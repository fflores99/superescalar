==> flow/design.v <==
interface cdb_bus ();
    logic [5:0] tag;
    logic valid;
    logic [31:0] data;
    logic branch;
    logic branch_taken;
    logic jalr;
endinterface
interface queue_cmn_bus();
    logic [31:0] rs1_data;
    logic [5:0] rs1_tag;
    logic rs1_data_valid;
    logic [31:0] rs2_data;
    logic [5:0] rs2_tag;
    logic rs2_data_valid;
    logic [6:0] rd_token;
    logic [2:0] funct3;
endinterface
module circular_buff #(parameter LENGTH = 128, SIZE = 4)
(
    input clk,
    input rst,
    input flush,
    input push,
    input pull,
    input [LENGTH - 1:0] data_write,
    output [LENGTH - 1:0] data_read,
    output reg full,
    output reg empty,
    output reg [$clog2(SIZE) - 1:0] write_ptr, 
    output reg [$clog2(SIZE) - 1:0] read_ptr 
);
reg [LENGTH - 1:0] BUFF_DAT [SIZE];
assign data_read = BUFF_DAT[read_ptr];
always_ff @( posedge clk, posedge rst ) begin : sequential
    if(rst) begin
	    integer i;
        read_ptr <= {$clog2(SIZE){1'b0}};  
        write_ptr <= {$clog2(SIZE){1'b0}};  
        empty <= 1'b1;
        full <= 1'b0;
        for(i=0;i<(SIZE);i=i+1)
		    BUFF_DAT[i] <= {LENGTH{1'b0}};  
    end else begin
        if(flush) begin
	        integer i;
            read_ptr <= {$clog2(SIZE){1'b0}};  
            write_ptr <= {$clog2(SIZE){1'b0}};  
            empty <= 1'b1;
            full <= 1'b0;
            for(i=0;i<(SIZE);i=i+1)
                BUFF_DAT[i] <= {LENGTH{1'b0}};  
        end else begin
            if(pull) begin
                if(!empty) begin
                    read_ptr <= read_ptr + 1'b1;
                    full <= 1'b0;
                    if((read_ptr + 1'b1) == write_ptr)
                        empty <= 1'b1;
                    else
                        empty <= 1'b0;
                end
            end
            if(push) begin
                if(!full) begin
                    BUFF_DAT[write_ptr] <= data_write;
                    write_ptr <= write_ptr + 1'b1;
                    empty <= 1'b0;
                    if((write_ptr + 1'b1) == read_ptr)
                        full <= 1'b1;
                    else
                        full <= 1'b0;
                end
            end
        end
    end
end
endmodule
==> Tool chain data of circular_buff <==
The steps from the RTL of circular_buff to its reports follow in flow order.
Line numbers count from 1 in the design file above.
Operators carry their Yosys type and port widths (W data, S select, Z words).
{ "design": {"design": "circular_buff", "clock_port": "clk", "lib": "sky130hd", "pvt_corner": "tt_025C_1v80"} }

==> Word-level counts <==
Counts by Yosys on the flattened word-level netlist (proc, flatten, opt, wreduce). Print and check cells are left out. Cells with the same type and inputs are merged into one.
{ "classes": {"n_addsub": 2, "eq_ne": 10, "n_mux": 35, "reduce_and_logical": 14} }
{ "op_table": {"columns": ["operator", "n"], "rows": [
  ["$mux W128", 16],
  ["$pmux W128 S4", 1],
  ["$reduce_bool A2 Y1", 6],
  ["$reduce_and A3 Y1", 4],
  ["$mux W1", 12],
  ["$mux W2", 6],
  ["$eq A2 B2 Y1 const B", 4],
  ["$add A2 B1 Y2 const B", 2],
  ["$eq A2 B1 Y1 const B", 2],
  ["$eq A2 B2 Y1", 2],
  ["$ne A2 B2 Y1 const B", 2],
  ["$logic_not A2 Y1", 2],
  ["$reduce_and A2 Y1", 2]
]} }
{ "word_totals": {"register_bits": 518, "inputBits": 133, "out_inout_bits": 134} }

==> Longest topological paths <==
Depth = most cells in a row (Yosys ltp): at word level without a register or memory, in the mapped netlist without a sequential cell, where the memories' decode and read muxes count.
{ "depth": {"ltp_word": 8, "ABC_AREA": 0, "depth_mapped": 7, "depth_no_buf": 5} }

==> After synthesis <==
Source: synth_stat.txt of the flow (Yosys; design flattened, memories mapped). It holds for the ABC_AREA given above (unset counts as 0); a run with the other value may have another netlist.
Totals and module areas in this step are rounded.
{ "by_type": {"columns": ["cell", "n"], "rows": [
  ["sky130_fd_sc_hd__dfrtp_1", 517],
  ["sky130_fd_sc_hd__nand2_1", 770],
  ["sky130_fd_sc_hd__a21oi_1", 386],
  ["sky130_fd_sc_hd__mux2_4", 120],
  ["sky130_fd_sc_hd__mux2i_1", 129],
  ["sky130_fd_sc_hd__a222oi_1", 128],
  ["sky130_fd_sc_hd__nor2b_1", 128],
  ["sky130_fd_sc_hd__buf_2", 124],
  ["sky130_fd_sc_hd__inv_1", 133],
  ["sky130_fd_sc_hd__clkbuf_1", 62],
  ["sky130_fd_sc_hd__buf_8", 10],
  ["sky130_fd_sc_hd__ha_1", 8],
  ["sky130_fd_sc_hd__mux2_2", 8],
  ["sky130_fd_sc_hd__buf_6", 4],
  ["sky130_fd_sc_hd__buf_1", 10],
  ["sky130_fd_sc_hd__and3b_1", 3],
  ["sky130_fd_sc_hd__dfstp_2", 1],
  ["sky130_fd_sc_hd__xnor2_1", 3]
]} }
Not listed: further types 10, cells in them 17.
{ "mapped": {"cell_count": 2561, "mapped_area_um2": 25000, "ffs": 518} }

==> Path before layout <==
OpenSTA on the mapped netlist: ideal clock, no wires. The path of least setup slack (recovery checks aside). Input and output delay are each 20% of the period. Register names are those of the netlist, which keeps one name where synthesis merged equal registers.
{ "synth_timing": {"kind": "reg2out", "startpoint": "register read_ptr[0]", "endpoint": "output port data_read[100]", "tclk_ps": 2250, "output_delay_ps": 450, "t_first_pin_ps": 0, "arrival_ps": 1683, "path_slack_ps": 117, "delay_ps": 1683, "stages": 6, "period_less_setup_slack_ps": 2133} }
"delay_ps" = arrival - input delay + setup time.
A path that ends at an output port has no setup time.
"stages" counts driving pins, that of a launching flip-flop among them; a cell with two outputs on the path counts twice.
"period_less_setup_slack_ps" = period - worst setup slack (recovery checks aside). The figure is calculated, with input and output delays left at 20% of the set period.
Between the ends stands the longest chain of elaborated cells between them, by number of cells; it is not shown to be the way that was timed. Of several equally long chains one is given.
A line is the first line of the expression or statement that the cell stems from. Yosys adds cells for indexed reads and writes and turns some case tables into memories.
At most two assigning lines are given for a register; there are more.
{ "synth_between": {"cell_sequence": "sky130_fd_sc_hd__dfrtp_1 sky130_fd_sc_hd__inv_1 sky130_fd_sc_hd__ha_1 sky130_fd_sc_hd__buf_2 sky130_fd_sc_hd__clkbuf_1 sky130_fd_sc_hd__mux2i_1", "elab_chain_len": 2, "cone_cells": 5, "classes_between": "3 x eq/ne; 1 x mux; 1 x reduce/logical"} }
{ "synth_lines": {"columns": ["item", "line_no", "rtl"], "rows": [
  ["start: declaration", 31, "output reg [$clog2(SIZE) - 1:0] read_ptr"],
  ["start: assignment", 38, "read_ptr <= {$clog2(SIZE){1'b0}};"],
  ["start: assignment", 47, "read_ptr <= {$clog2(SIZE){1'b0}};"],
  ["$eq A2 B2 Y1", 34, "assign data_read = BUFF_DAT[read_ptr];"],
  ["$pmux W128 S4", 34, null],
  ["end: declaration", 27, "output [LENGTH - 1:0] data_read,"]
]} }

==> Path in the finished layout <==
Path of least setup slack in the final report of entry A (OpenROAD, finished layout, wires in). Where an end is a register, its clock arrival counts in the times.
The report prints the path's times to 10 ps; the period is as set.
{ "layout_timing": {"kind": "reg2out", "startpoint": "register read_ptr[0]", "endpoint": "output port data_read[91]", "tclk_ps": 2200, "output_delay_ps": 440, "t_first_pin_ps": 590, "arrival_ps": 2530, "path_slack_ps": -770, "stages": 8} }
Between the ends stands the longest chain of elaborated cells between them, by number of cells; it is not shown to be the way that was timed. Of several equally long chains one is given.
At most two assigning lines are given for a register; there are more.
{ "layout_between": {"cell_sequence": "sky130_fd_sc_hd__dfrtp_1 sky130_fd_sc_hd__buf_6 sky130_fd_sc_hd__ha_4 sky130_fd_sc_hd__buf_12 sky130_fd_sc_hd__buf_12 sky130_fd_sc_hd__a222oi_1 sky130_fd_sc_hd__mux2i_1 sky130_fd_sc_hd__buf_2", "elab_chain_len": 2, "cone_cells": 5, "classes_between": "3 x eq/ne; 1 x mux; 1 x reduce/logical"} }
{ "layout_lines": {"columns": ["item", "line_no", "rtl"], "rows": [
  ["start: declaration", 31, "output reg [$clog2(SIZE) - 1:0] read_ptr"],
  ["start: assignment", 38, "read_ptr <= {$clog2(SIZE){1'b0}};"],
  ["start: assignment", 47, "read_ptr <= {$clog2(SIZE){1'b0}};"],
  ["$eq A2 B2 Y1", 34, "assign data_read = BUFF_DAT[read_ptr];"],
  ["$pmux W128 S4", 34, null],
  ["end: declaration", 27, "output [LENGTH - 1:0] data_read,"]
]} }

==> results <==
2 stored runs of circular_buff in the flow (synthesis by Yosys, layout by OpenROAD, sky130hd cells), in arbitrary order. Constraints: input delay and output delay 20% of the set period each, output load 0.01 pF.
By "achieved_clock_period_ps" is meant the clock period of the run minus its worst setup slack. This is arithmetic on one report: input and output delays are still those of the set period (20% each).
"worst_setup_path_time_ps" = time allowed to the worst setup path (clock period - input delay - output delay, where it has them) - its slack; a late launch clock adds to it, a late capture clock takes from it.
"total_power_mw" rests on the timing tool's default activity at the inputs, not on a simulated workload.
"worst_setup_path_time_ps" is known to 10 ps.
The results are shown rounded.
[
  {
    "run": "entry A",
    "settings": { "period_ns": 2.2, "SETUP_SLACK_MARGIN": -0.17, "CAP_MARGIN": 20, "CORE_MARGIN": 2, "CORE_UTILIZATION": 40, "SLEW_MARGIN": 20 },
    "results": { "total_power_mw": 25, "die_um2": 64000, "finish.stdcell_area_um2": 32000, "ws_setup_ps": -770, "post_route_util_frac": 0.53, "ys_area_um2": 25000, "achieved_clock_period_ps": 2971, "timing.setup.tns_ps": -79000, "hold_worst_slack_ps": 220, "worst_setup_path_time_ps": 2530, "timing.worst_path_kind": "reg2out" }
  },
  {
    "run": "entry B",
    "settings": { "period_ns": 3.71, "CORE_UTILIZATION": 30, "PLACE_DENSITY_LB_ADDON": 0.27, "HOLD_SLACK_MARGIN": 0.15, "CORE_MARGIN": 9, "TNS_END_PERCENT": 100, "GPL_TIMING_DRIVEN": 1, "GPL_ROUTABILITY_DRIVEN": 1, "CTS_CLUSTER_DIAMETER": 29, "MIN_ROUTING_LAYER": "met1", "CAP_MARGIN": 20, "SLEW_MARGIN": 20 },
    "results": { "ys_area_um2": 25000, "hold_worst_slack_ps": 440, "worst_setup_path_time_ps": 2880, "timing.worst_path_kind": "reg2out", "achieved_clock_period_ps": 3621, "total_power_mw": 22, "finish.stdcell_area_um2": 34000, "die_um2": 94000, "post_route_util_frac": 0.42, "timing.setup.tns_ps": 0, "ws_setup_ps": 89 }
  }
]
