==> flow/design.v <==
interface cdb_bus ();
    logic [5:0] tag;
    logic valid;
    logic [31:0] data;
    logic branch;
    logic branch_taken;
    logic jalr;
endinterface
interface queue_cmn_bus();
    logic [31:0] rs1_data;
    logic [5:0] rs1_tag;
    logic rs1_data_valid;
    logic [31:0] rs2_data;
    logic [5:0] rs2_tag;
    logic rs2_data_valid;
    logic [6:0] rd_token;
    logic [2:0] funct3;
endinterface
module tag_fifo #(parameter SIZE = 64) (
    input clk,
    input rst,
    input [5:0] tag_in,
    input tag_push,
    output [5:0] tag_out,
    input tag_pull,
    output reg fifo_full,
    output reg fifo_empty
);
reg [6:0] write_ptr, read_ptr;
reg [5:0] fifo_data [SIZE];
assign tag_out = fifo_data[read_ptr];
always_ff @( posedge clk, posedge rst ) begin : fifo
    if(rst) begin
        integer i;
        write_ptr <= 7'b1000000;
        read_ptr  <= 7'b0000000;
        fifo_full <= 1'b1;
        fifo_empty <= 1'b0;
        for(i = 0; i < SIZE; i += 1) begin
            fifo_data[i] <= i[6:0];
        end
    end else begin
        if((tag_pull == 1'b1) && (fifo_empty == 1'b0)) begin
            read_ptr <= (read_ptr < (SIZE - 1)) ? read_ptr + 1 : 7'b0000000;
            if((read_ptr + 1'b1) == write_ptr)
                fifo_empty <= 1'b1;
            else
                fifo_empty <= 1'b0;
        end
        if((tag_push == 1'b1) && (fifo_full == 1'b0)) begin
            fifo_data[read_ptr] <= tag_in;
            write_ptr <= (write_ptr < (SIZE - 1)) ?  write_ptr + 1 : 7'b0000000;
            if((write_ptr + 1'b1) == read_ptr)
                fifo_full <= 1'b1;
            else
                fifo_full <= 1'b0;
        end
    end
end
endmodule
== Step by step through the tools: tag_fifo ==
Tool output for the design above, in the order of the flow.
Lines are those of the file above, counted from 1.
Operators carry their Yosys type and port widths (W data, S select, Z words).
Cell names lack the library's common part.
Not given: n/a

* Design top: tag_fifo
* Clock: clk
* Library: sky130hd
* Library corner: tt_025C_1v80

== Elaborated design ==
Yosys after proc, flatten, opt, wreduce and memory -nomap, before mapping. Enables and synchronous resets that opt folds into registers are not counted as muxes. Print and check cells are not counted.

* Bitwise gates (word level): 2
* Mux-type cells: 5
* Add/subtract/negate cells: 4
* Magnitude comparators: 2
* Div/mod/pow operators: 0
* Multipliers: 0
* Shift operators: 0
* Equal/unequal tests: 65
* Reductions and logical operators: 67

{| class="wikitable"
|+ Operator list
! kind !! number
|-
| $pmux W6 S64 || 1
|-
| $eq A6 B6 Y1 const B || 32
|-
| $reduce_and A2 Y1 || 64
|-
| $eq A6 B5 Y1 const B || 16
|-
| $eq A6 B4 Y1 const B || 8
|-
| $add A7 B1 Y7 const B || 4
|-
| $eq A6 B3 Y1 const B || 4
|-
| $lt A7 B6 Y1 const B || 2
|-
| $eq A7 B7 Y1 || 2
|-
| $mux W7 || 2
|-
| $eq A6 B2 Y1 const B || 2
|-
| $eq A6 B1 Y1 const B || 1
|-
| $logic_not A6 Y1 || 1
|-
| $logic_and A1 B1 Y1 || 2
|-
| $not A1 Y1 || 2
|-
| $mux W1 || 2
|}

* RAM bits: 0
* Clocked read ports x word width: 0
* Bits in latches: 0
* Input port bits: 10
* Output and inout bits: 8
* Bits in read-only memories: 0
* Cells after elaboration: 213
* Flip-flop bits (word level): 400
* Memories: 0

== Depth ==
Depth = most cells in a row (Yosys ltp): at word level without a register or memory, in the mapped netlist without a sequential cell, where the memories' decode and read muxes count.

* Depth in word-level cells: 3
* ABC_AREA: 0
* Gate-level depth with buffers: 11
* Depth with buffers taken out: 8

== After synthesis ==
Yosys stat after the flow's synthesis: flattened, memories mapped to cells. It holds for the ABC_AREA given above (unset counts as 0); a run with the other value may have another netlist.
Totals and module areas in this step are rounded.

* Mapped flip-flops: 400
* Area of sequential cells: 10250 µm²
* Standard cells after synthesis: 1626
* Cell area after synthesis: 19660 µm²
* Buffers: 127

{| class="wikitable"
|+ Cells by type
! cell type !! number !! area in all (µm²)
|-
| dfrtp_1 || 206 || 5.15E+03
|-
| dfstp_2 || 194 || 5.1E+03
|-
| mux2_2 || 389 || 4.38E+03
|-
| nand3_1 || 78 || 390.374
|-
| a32oi_1 || 44 || 385.37
|-
| a22oi_1 || 46 || 345.331
|-
| and3_1 || 49 || 306.544
|-
| clkbuf_1 || 77 || 289.027
|-
| nand2_1 || 75 || 281.52
|-
| nor2_1 || 75 || 281.52
|-
| o21ai_0 || 39 || 195.187
|-
| nand4_1 || 30 || 187.68
|-
| a22o_1 || 17 || 148.893
|-
| buf_2 || 23 || 115.11
|-
| buf_6 || 10 || 112.608
|-
| nor4_1 || 18 || 112.608
|-
| o211ai_1 || 15 || 112.608
|-
| nand2b_1 || 16 || 100.096
|}

Other cell types: 53; their cells: 225.

== Timing after synthesis ==
Source: OpenSTA report_checks on the synthesized netlist (no wires, ideal clock, input and output delay 20% of the period each), path of least setup slack; recovery checks are left aside. Register names are those of the netlist, which keeps one name where synthesis merged equal registers.

* Path kind: reg2out
* From: register read_ptr[0]
* To: output port tag_out[5]
* Path delay: 2.486 ns
* Data required time: 3.232 ns
* Launch time at the first pin: 0.000 ns
* Period: 4.04 ns
* Setup slack: 0.746 ns
* Arrival: 2.486 ns
* External output delay: 0.808 ns
* Stages: 12
* Path buffers: 3
* Synthesis period reached: 3.294 ns

"path delay" is the arrival time less input delay plus setup time.
A path that ends at an output port has no setup time.
"stages" counts driving pins, that of a launching flip-flop among them; a cell with two outputs on the path counts twice.
"synthesis period reached" is the clock period less the worst setup slack; recovery checks do not enter. This is arithmetic on one report: input and output delays are still those of the set period (20% each).
Between the ends stands the longest chain of elaborated cells between them, by number of cells; it is not shown to be the way that was timed. Of several equally long chains one is given.
Each line given opens the expression or statement behind the cell; cells for indexed reads and writes are added by Yosys, which also makes memories of some case tables.

* Cells stage by stage: dfrtp_1 -> inv_1 -> ha_1 -> clkbuf_1 -> clkbuf_1 -> and3b_1 -> buf_2 -> and3_1 -> a2111oi_0 -> nand3_1 -> nor4_1 -> a41oi_1
* Cells in the longest elaborated chain: 2
* Elaborated cells on any way between the ends: 65
* Classes of those cells: 63 x eq/ne; 1 x mux; 1 x reduce/logical

{| class="wikitable"
|+ RTL lines, path after synthesis
! element !! line !! RTL
|-
| start, declared || 29 || <nowiki>reg [6:0] write_ptr, read_ptr;</nowiki>
|-
| start, assigned || 36 || <nowiki>read_ptr  <= 7'b0000000;</nowiki>
|-
| start, assigned || 44 || <nowiki>read_ptr <= (read_ptr < (SIZE - 1)) ? read_ptr + 1 : 7'b0000000;</nowiki>
|-
| $eq A6 B6 Y1 || 31 || <nowiki>assign tag_out = fifo_data[read_ptr];</nowiki>
|-
| $pmux W6 S64 || 31 ||
|-
| end, declared || 24 || <nowiki>output [5:0] tag_out,</nowiki>
|}

== Path in the finished layout ==
Path of least setup slack in the final report of job 1 (OpenROAD, finished layout, wires in). Where an end is a register, its clock arrival counts in the times.

* Path kind: reg2out
* From: register read_ptr[1]
* To: output port tag_out[5]
* Stages: 13
* Period: 5.95 ns
* Data required time: 4.76 ns
* External output delay: 1.19 ns
* Arrival: 3.73 ns
* Launch time at the first pin: 0.63 ns
* Path buffers: 4
* Setup slack: 1.03 ns

Between the ends stands the longest chain of elaborated cells between them, by number of cells; it is not shown to be the way that was timed. Of several equally long chains one is given.

* Cells stage by stage: dfrtp_2 -> inv_2 -> ha_4 -> clkbuf_8 -> clkbuf_16 -> and4b_1 -> clkbuf_8 -> a22o_4 -> a222oi_1 -> nand2_2 -> nor4_4 -> a41oi_4 -> buf_2
* Cells in the longest elaborated chain: 2
* Elaborated cells on any way between the ends: 65
* Classes of those cells: 63 x eq/ne; 1 x mux; 1 x reduce/logical

{| class="wikitable"
|+ RTL lines, path post-layout
! element !! line !! RTL
|-
| start, declared || 29 || <nowiki>reg [6:0] write_ptr, read_ptr;</nowiki>
|-
| start, assigned || 36 || <nowiki>read_ptr  <= 7'b0000000;</nowiki>
|-
| start, assigned || 44 || <nowiki>read_ptr <= (read_ptr < (SIZE - 1)) ? read_ptr + 1 : 7'b0000000;</nowiki>
|-
| $eq A6 B6 Y1 || 31 || <nowiki>assign tag_out = fifo_data[read_ptr];</nowiki>
|-
| $pmux W6 S64 || 31 ||
|-
| end, declared || 24 || <nowiki>output [5:0] tag_out,</nowiki>
|}

Top module tag_fifo; platform sky130hd; tools Yosys and OpenROAD; 2 stored runs in no particular order. Input and output delays are each 20% of the period that was set; the output load is 0.01 pF.
"clock period achieved" is the run's clock period less its worst setup slack. It is reckoned from that one timing run; input and output delays stay at 20% of the period that was set.
"time used up by the worst setup path": the worst setup path's part of the clock period (all of it between registers, 20% less for each end at a port) less its slack. A launch clock that arrives late makes it longer, a capture clock that arrives late makes it shorter.
By "power consumption" is meant OpenSTA's value without simulated activity: inputs other than the clock are taken to toggle once in ten clock periods, and the tool carries that through the logic.
Measured values are rounded.

=== Job 1 ===
{| class="wikitable"
! Setting !! Value
|-
| period_ns || 5.95
|-
| CORE_UTILIZATION || 15
|-
| SETUP_SLACK_MARGIN || 1.11
|-
| PLACE_DENSITY_LB_ADDON || 0.22
|-
| GPL_TIMING_DRIVEN || 0
|-
| CTS_CLUSTER_DIAMETER || 111
|-
| CAP_MARGIN || 0
|-
| MIN_ROUTING_LAYER || met1
|-
| CORE_MARGIN || 2
|-
| SLEW_MARGIN || 20
|-
! Result !! Value
|-
| Time used up by the worst setup path || 3.73 ns
|-
| Class of the worst setup path || reg2out
|-
| Die outline area || 134000 µm²
|-
| Clock period achieved || 4.920 ns
|-
| Area of the standard cells in the finished layout || 25940 µm²
|-
| Final utilization || 20.0 %
|-
| Worst hold slack || 0.506 ns
|-
| Power consumption || 0.01039 W
|-
| Final setup TNS || 0.000 ns
|-
| Cell area after synthesis || 19660 µm²
|-
| Worst setup slack after layout || 1.030 ns
|}

=== Job 2 ===
{| class="wikitable"
! Setting !! Value
|-
| period_ns || 5.52
|-
| CORE_UTILIZATION || 22
|-
| SETUP_SLACK_MARGIN || -0.37
|-
| PLACE_DENSITY_LB_ADDON || 0.01
|-
| CELL_PAD_IN_SITES_GLOBAL_PLACEMENT || 3
|-
| CELL_PAD_IN_SITES_DETAIL_PLACEMENT || 2
|-
| GPL_ROUTABILITY_DRIVEN || 0
|-
| CTS_CLUSTER_DIAMETER || 368
|-
| CAP_MARGIN || 20
|-
| CORE_MARGIN || 2
|-
| SLEW_MARGIN || 20
|-
! Result !! Value
|-
| Time used up by the worst setup path || 4.64 ns
|-
| Class of the worst setup path || reg2out
|-
| Die outline area || 91770 µm²
|-
| Clock period achieved || 5.748 ns
|-
| Area of the standard cells in the finished layout || 23940 µm²
|-
| Final utilization || 27.0 %
|-
| Worst hold slack || 0.501 ns
|-
| Power consumption || 0.0106 W
|-
| Final setup TNS || -0.673 ns
|-
| Cell area after synthesis || 19660 µm²
|-
| Worst setup slack after layout || -0.228 ns
|}
