==> flow/design.v <==
interface cdb_bus ();
    logic [5:0] tag;
    logic valid;
    logic [31:0] data;
    logic branch;
    logic branch_taken;
    logic jalr;
endinterface
interface queue_cmn_bus();
    logic [31:0] rs1_data;
    logic [5:0] rs1_tag;
    logic rs1_data_valid;
    logic [31:0] rs2_data;
    logic [5:0] rs2_tag;
    logic rs2_data_valid;
    logic [6:0] rd_token;
    logic [2:0] funct3;
endinterface
module reg_stat_table (
    input clk,
    input rst,
    input [5:0] cdb_tag,
    input cdb_valid,
    output [4:0] rf_rd,
    output rf_we,
    input [4:0] rs1,
    output [5:0] rs1_tag,
    output rs1_tag_valid,
    input [4:0] rs2,
    output [5:0] rs2_tag,
    output rs2_tag_valid,
    input [4:0] rd,
    input [5:0] rd_tag,
    input tag_write_en
);
reg [6:0] REGISTER_STATUS [32];
reg [4:0] looked_up_rd;  
reg looked_up_rd_valid;
assign rf_rd = looked_up_rd;
assign rf_we = looked_up_rd_valid;  
assign rs1_tag = REGISTER_STATUS[rs1][5:0];
assign rs1_tag_valid = REGISTER_STATUS[rs1][6];
assign rs2_tag = REGISTER_STATUS[rs2][5:0];
assign rs2_tag_valid = REGISTER_STATUS[rs2][6];
always_comb begin : look_up_rd
    integer i;
    looked_up_rd = 5'b00000;  
    looked_up_rd_valid = 1'b0;
    for(i = 0; i < 32; i+=1)  begin
        if(REGISTER_STATUS[i][5:0] == cdb_tag) begin
            looked_up_rd = i;
            looked_up_rd_valid = REGISTER_STATUS[i][6];
        end
    end 
end
always_ff @( posedge clk, posedge rst ) begin : sequential
    if(rst) begin
        integer i;
        for(i = 0; i < 32; i+=1)
            REGISTER_STATUS[i] <= 7'b0000000;  
    end else begin
        if(tag_write_en) begin
            REGISTER_STATUS[rd] <= {1'b1,rd_tag};  
        end
        if(cdb_valid == 1'b1) begin
            if(!((tag_write_en) && (rd == looked_up_rd)))
                REGISTER_STATUS[looked_up_rd] <= 7'b0000000;       
        end      
    end
end
endmodule
* Step by step through the tools: reg_stat_table
The steps from the RTL of reg_stat_table to its reports follow in flow order.
Lines are those of the file above, counted from 1.
Library cell names are shortened.
A cell with - has no value.
- Top module :: reg_stat_table
- Clock port :: clk
- Library :: sky130hd
- Library corner :: tt_025C_1v80

* Elaborated design
Counts by Yosys on the flattened word-level netlist (proc, flatten, opt, wreduce). Print and check cells are left out. Cells with the same type and inputs are merged into one.
- Register bits :: 224
- Input port bits :: 31
- Output and inout bits :: 20
- Word-level cells :: 419
- Equal/unequal tests :: 157
- Muxes and demuxes :: 225
- Reductions and logical operators :: 5
** Operators with widths (number)
- 7-bit two-way mux :: 160
- 7-bit parallel mux with 32-bit select :: 2
- 5-bit equality test (second input constant) :: 64
- 6-bit equality test :: 32
- 5-bit by 4-bit equality test with 1-bit output (second input constant) :: 32
- 5-bit two-way mux :: 30
- 5-bit by 3-bit equality test with 1-bit output (second input constant) :: 16
- 5-bit by 2-bit equality test with 1-bit output (second input constant) :: 8
- 1-bit two-way mux :: 33
- 5-bit by 1-bit equality test with 1-bit output (second input constant) :: 4
- 5-bit logical NOT :: 4
- 5-bit equality test :: 1
- 1-bit logical AND :: 1

* Longest topological paths
Depth = most cells in a row (Yosys ltp): at word level without a register or memory, in the mapped netlist without a sequential cell, where the memories' decode and read muxes count.
- Word-level depth :: 36
- ABC_AREA :: 0
- Depth in mapped cells :: 14
- Gate-level depth less buffers :: 10

* Synthesis result
The flow's flattened synthesis, as Yosys stat reports it; memories are mapped. The netlist is that of the ABC_AREA named above (0 if unset); the other value can give another one.
The area totals of this step are shown rounded.
** Cells by type (number)
- dfrtp_1 :: 224
- mux2i_1 :: 193
- a21oi_1 :: 238
- xor2_1 :: 100
- xnor2_1 :: 93
- a221oi_1 :: 91
- a22o_1 :: 84
- nor2_1 :: 135
- nand4_1 :: 48
- a22oi_1 :: 37
- buf_6 :: 19
- nand2_1 :: 57
- nand3_1 :: 33
- clkbuf_1 :: 39
- nor4_1 :: 22
- nor3_4 :: 8
- nor3_1 :: 25
- buf_4 :: 15
Not listed: further types 58, cells in them 186.
- Mapped cells :: 1647
- Mapped area :: 16000 um^2
- Flip-flop cells :: 224
- Buffer cells :: 91

* Worst setup path after synthesis
Source: OpenSTA report_checks on the synthesized netlist (no wires, ideal clock, input and output delay 20% of the period each), path of least setup slack; recovery checks are left aside. Register names are those of the netlist, which keeps one name where synthesis merged equal registers.
- Path kind :: input -> output
- Start point :: input port cdb_tag[4]
- End point :: output port rf_rd[0]
- Clock period :: 4.23 ns
- External input delay :: 0.846 ns
- Output delay :: 0.846 ns
- Time at the first pin :: 0.846 ns
- Data arrival time :: 2.962 ns
- Data required time :: 3.384 ns
- Setup slack :: 0.422 ns
- Path delay :: 2.116 ns
- Driving pins on the path :: 11
- Period reached after synthesis :: 3.808 ns
"path delay" is the arrival time less input delay plus setup time.
A path that ends at an output port has no setup time.
"driving pins on the path" counts driving pins, that of a launching flip-flop among them; a cell with two outputs on the path counts twice.
"period reached after synthesis" = period - worst setup slack (recovery checks aside). The figure is calculated, with input and output delays left at 20% of the set period.
The rows between start and end are the longest chain of elaborated cells between them; the timing report does not say that the signal goes this way. Where chains are equally long, one stands for them.
Each line given opens the expression or statement behind the cell; cells for indexed reads and writes are added by Yosys, which also makes memories of some case tables.
- Cells stage by stage :: buf_4 buf_6 xor2_1 nor4_2 o211ai_1 a311o_1 a211oi_2 nor3_1 o31a_1 buf_4 inv_4
- Length of the longest elaborated chain :: 32
- Elaborated cells between the ends (all ways) :: 62
- RTL lines with such cells :: 1
- Those cells by class :: eq/ne: 31; mux: 31
** RTL lines, path post-synthesis
- start: declaration :: RTL line 22 : input [5:0] cdb_tag,
- 6-bit equality test :: RTL line 50 : if(REGISTER_STATUS[i][5:0] == cdb_tag) begin
- 1-bit two-way mux :: RTL line 50
- 5-bit two-way mux (30 in a row) :: RTL line 50
- end: declaration :: RTL line 24 : output [4:0] rf_rd,

* Worst path after layout
Path of least setup slack in the final report of flow run B (OpenROAD, finished layout, wires in). Where an end is a register, its clock arrival counts in the times.
- Path kind :: input -> output
- Start point :: input port cdb_tag[5]
- End point :: output port rf_we
- Clock period :: 5.85 ns
- External input delay :: 1.17 ns
- Output delay :: 1.17 ns
- Time at the first pin :: 1.17 ns
- Data arrival time :: 4.58 ns
- Data required time :: 4.68 ns
- Setup slack :: 0.10 ns
- Driving pins on the path :: 13
The rows between start and end are the longest chain of elaborated cells between them; the timing report does not say that the signal goes this way. Where chains are equally long, one stands for them.
- Cells stage by stage :: buf_2 buf_4 buf_4 xor2_1 nor4_1 and3_1 nor4_1 o21ai_0 a31oi_1 o311ai_0 a21oi_1 o221a_2 clkdlybuf4s50_1
- Length of the longest elaborated chain :: 33
- Elaborated cells between the ends (all ways) :: 64
- RTL lines with such cells :: 1
- Those cells by class :: eq/ne: 32; mux: 32
** RTL lines, path after layout
- start: declaration :: RTL line 22 : input [5:0] cdb_tag,
- 6-bit equality test :: RTL line 50 : if(REGISTER_STATUS[i][5:0] == cdb_tag) begin
- 1-bit two-way mux (32 in a row) :: RTL line 50
- end: declaration :: RTL line 25 : output rf_we,

Below are 2 stored runs of the flow (Yosys, OpenROAD; platform sky130hd) on reg_stat_table, each with its settings and what was measured, unordered. Constraints: input delay and output delay 20% of the set period each, output load 0.01 pF.
"clock period achieved" means the clock period less the worst setup slack. The figure is calculated, with input and output delays left at 20% of the set period.
By "time of the worst setup path" is meant the share of the clock period that the worst setup path is allowed (20% is reserved at inputs, 20% at outputs), minus its slack. Clock arrival times at its registers enter into it.
"total power after layout" is the tool's figure for a default switching activity; nothing was simulated.
The measured numbers are rounded.

* Flow run A
** Files
==> flow/run.sh <==
#!/bin/bash
# the make line also repeats the synthesis and layout settings of config.mk as NAME=value (left out here)
make -C /OpenROAD-flow-scripts/flow DESIGN_CONFIG=/design/flow/config.mk WORK_HOME=/design/flow/orfs CLKGATE_MAP_FILE= finish
==> flow/config.mk <==
export PLATFORM = sky130hd
export DESIGN_NAME = reg_stat_table
export DESIGN_NICKNAME = reg_stat_table
export VERILOG_FILES = /design/flow/design.v
export SDC_FILE = /design/flow/constraint.sdc
export NUM_CORES = 4
export LEC_CHECK = 0
export ABC_AREA = 0
export CAP_MARGIN = 20
export CELL_PAD_IN_SITES_DETAIL_PLACEMENT = 1
export CORE_ASPECT_RATIO = 1.72
export CORE_MARGIN = 2
export CORE_UTILIZATION = 38
export GPL_ROUTABILITY_DRIVEN = 1
export SLEW_MARGIN = 10
==> flow/constraint.sdc <==
create_clock -name core_clock -period 2.86 [get_ports {clk}]
set_input_delay 0.5720 -clock core_clock [delete_from_list [all_inputs] [get_ports {clk}]]
set_output_delay 0.5720 -clock core_clock [all_outputs]
set_load 0.01 [all_outputs]
** Results
Unfinished; error GRT-0116 in routing.

* Flow run B
** Files
==> flow/run.sh <==
#!/bin/bash
# the make line also repeats the synthesis and layout settings of config.mk as NAME=value (left out here)
make -C /OpenROAD-flow-scripts/flow DESIGN_CONFIG=/design/flow/config.mk WORK_HOME=/design/flow/orfs CLKGATE_MAP_FILE= finish
==> flow/config.mk <==
export PLATFORM = sky130hd
export DESIGN_NAME = reg_stat_table
export DESIGN_NICKNAME = reg_stat_table
export VERILOG_FILES = /design/flow/design.v
export SDC_FILE = /design/flow/constraint.sdc
export NUM_CORES = 4
export LEC_CHECK = 0
export CAP_MARGIN = 20
export CELL_PAD_IN_SITES_DETAIL_PLACEMENT = 0
export CORE_ASPECT_RATIO = 1.48
export CORE_MARGIN = 2
export CORE_UTILIZATION = 20
export MAX_ROUTING_LAYER = met5
export MIN_ROUTING_LAYER = met1
export PLACE_DENSITY_LB_ADDON = 0.23
export SLEW_MARGIN = 40
==> flow/constraint.sdc <==
create_clock -name core_clock -period 5.85 [get_ports {clk}]
set_input_delay 1.1700 -clock core_clock [delete_from_list [all_inputs] [get_ports {clk}]]
set_output_delay 1.1700 -clock core_clock [all_outputs]
set_load 0.01 [all_outputs]
** Results
- Worst hold slack after layout :: 0.66 ns
- Total power after layout :: 0.009 W
- Standard-cell area after routing :: 19000 um^2
- Time of the worst setup path :: 3.41 ns
- Critical path type :: input -> output
- Chip area after synthesis (Yosys) :: 16000 um^2
- Smallest setup slack :: 0.098 ns
- Post-route setup TNS :: 0.000 ns
- Clock period achieved :: 5.752 ns
- Full die area :: 81000 um^2
- Utilization after routing :: 0.25
